==> flow/design.v <==
`timescale 1ns / 1ps
module decoder_top(
    input PC_Write,
    input IR_Write,
    input clk_im,
    output [31:0] imm32,
    output [4:0] rs1,
    output [4:0] rs2,
    output [4:0] rd,
    output [6:0] opcode,
    output [2:0] funct3,
    output [6:0] funct7, 
    output [31:0] debug
    );
    wire [31:0] inst_Code;
    wire [31:0] instr;
    wire [31:0] pc;
    wire [31:0] new_pc;
    wire [5:0] addr;
    assign debug  = inst_Code;
    adder addr_module(
        .pc(pc),
        .new_pc(new_pc)
    );
    pc_reg pc_module(
        .PC_Write(PC_Write),
        .clk_im(clk_im),
        .now_pc(pc),
        .new_pc(new_pc),
        .addr(addr)
    );
   RAM_B memory (
      .clka(clk_im),     
      .wea(0),       
      .addra(addr),   
      .dina(0),     
      .douta(inst_Code)   
    );
    IR ir(
        .IR_Write(IR_Write),
        .clk_im(clk_im),
        .Inst_Code(inst_Code),
        .instr(instr)
    );
    ID1 id1(
        .instr(instr),
        .rs1(rs1),
        .rs2(rs2),
        .rd(rd),
        .opcode(opcode),
        .funct3(funct3),
        .funct7(funct7),
        .imm(imm32)
    );
endmodule
module IR(
    input IR_Write,
    input clk_im,
    input [31:0] Inst_Code,
    output [31:0] instr
    );
    reg [31:0] ir;
    always@(negedge clk_im)begin
        if(IR_Write)ir = Inst_Code;
    end
    assign instr = ir;
endmodule
module adder(
    input [31:0] pc,
    output [31:0] new_pc
    );
    reg [31:0] A = 0;
    always@(*)begin
        A = pc + 4;
    end
    assign new_pc = A;
endmodule
module pc_reg(
    input PC_Write,
    input clk_im,
    input [31:0] new_pc,
    output [31:0]now_pc,
    output [5:0] addr
    );
    reg [31:0] pc = 0;
   always@(negedge clk_im)begin
        if(PC_Write)pc = new_pc;
   end
   assign now_pc = pc;
   assign addr = pc[7:2];
endmodule
module ID1 (
  input  [31:0] instr,      
  output  [4:0] rs1,   
  output  [4:0] rs2,   
  output  [4:0] rd,   
  output  [6:0] opcode,
  output  [2:0] funct3,      
  output  [6:0] funct7,      
  output reg [31:0] imm
);
    assign rs1 = instr[19:15]; 
    assign rs2 = instr[24:20];
    assign rd = instr[11:7]; 
    assign funct7 = instr[31:25]; 
    assign funct3 = instr[14:12]; 
    assign opcode = instr[6:0];
    wire [31:0] I1imm = {27'b0,instr[24:20]};
    wire [31:0] I2imm = {{21{instr[31]}}, instr[30:20]};
    wire [31:0] Simm = {{21{instr[31]}}, instr[30:25], instr[11:7]};
    wire [31:0] Bimm = {{20{instr[31]}}, instr[7], instr[30:25], instr[11:8], 1'b0};
    wire [31:0] Uimm = {instr[31:12], 12'b0};
    wire [31:0] Jimm = {{12{instr[31]}}, instr[19:12], instr[20], instr[30:21], 1'b0};   
    reg flag;
    initial flag = 0;
    always @(*)begin
        case(opcode)
            7'b1101111: imm = Jimm;
            7'b0110011: imm = 0;
            7'b0010011: flag = 1;
            7'b0000011: imm = I2imm;
            7'b1100111: imm = I2imm;
            7'b0100011: imm = Simm;
            7'b1100011: imm = Bimm;
            7'b0110111: imm = Uimm;
            7'b0010111: imm = Uimm;
        endcase
        if(flag)begin
            case(funct3)
                3'b001: imm = I1imm;
                3'b101: imm = I1imm;
                default: imm = I2imm;
            endcase
            flag = 0;
        end
    end
endmodule
Reports on pc_reg
Tool output for the design above, in the order of the flow.
Line numbers count from 1 in the design file above.
{"block": "inputs", "design": "pc_reg", "clock_port": "clk_im", "lib": "sky130hd", "corner": "tt_025C_1v80"}

After elaboration
Yosys after proc, flatten, opt, wreduce and memory -nomap, before mapping. Enables and synchronous resets that opt folds into registers are not counted as muxes. Memory bits, and registers merged into a memory's read port (data or address), are not among the register bits. Print and check cells are not counted. Equal cells are merged and count once.
{"block": "word_totals", "ff_bits": 32, "in_bits": 34, "output_inout_bits": 38}

Logic depth
Yosys ltp: most cells in a row. Word level: on the elaborated netlist, between registers, memories and ports. Mapped: between sequential cells and ports; inverters and the memories' decode and read muxes count.
{"block": "logic_depth", "word_depth": 0, "abc_area": 0, "mapped_depth": 1, "depth_no_buf": 1}

Netlist
The flow's flattened synthesis, as Yosys stat reports it; memories are mapped. The netlist is that of the ABC_AREA named above (0 if unset); the other value can give another one.
{"block": "mapped", "stdcells": 39, "synth_area_um2": 1009.7, "flip_flops": 32}
{"block": "by_type", "type": "sky130_fd_sc_hd__edfxtp_1", "count": 32}
{"block": "by_type", "type": "sky130_fd_sc_hd__buf_4", "count": 6}
{"block": "by_type", "type": "sky130_fd_sc_hd__inv_1", "count": 1}

## Implementation results

Flow measurements of pc_reg on sky130hd: 2 stored runs with different settings, listed in no order. Input and output delays are each 20% of the period that was set; the output load is 0.01 pF.
"fin_power_w": no workload was simulated; the value follows from the tool's default switching activity.

{"run": "flow run A", "settings": { "period_ns": 2.53, "CORE_UTILIZATION": 26, "SETUP_SLACK_MARGIN": 0.76, "PLACE_DENSITY_LB_ADDON": 0.02, "CORE_ASPECT_RATIO": 0.68, "CORE_MARGIN": 7, "CELL_PAD_IN_SITES_GLOBAL_PLACEMENT": 2, "GPL_ROUTABILITY_DRIVEN": 0, "CTS_CLUSTER_DIAMETER": 111, "SLEW_MARGIN": 25, "MAX_ROUTING_LAYER": "met5", "CAP_MARGIN": 20 }, "results": { "setup_worst_slack_ps": -103, "hold_worst_slack_ps": 1601, "post_route_util_pct": 48.2, "dieArea_um2": 5857.0, "ys_area_um2": 1009.7, "cell_area_final_um2": 1769.2, "fin_power_w": 0.001444, "tns_setup_ps": -2993 }}
{"run": "flow run B", "settings": { "period_ns": 2.16, "CORE_UTILIZATION": 59, "SETUP_SLACK_MARGIN": 0.53, "PLACE_DENSITY_LB_ADDON": 0.02, "HOLD_SLACK_MARGIN": 0.19, "CORE_ASPECT_RATIO": 1.12, "CTS_CLUSTER_SIZE": 68, "CAP_MARGIN": 15, "CORE_MARGIN": 2, "SLEW_MARGIN": 20 }, "outcome": "incomplete, placement halted on FLW-0024"}
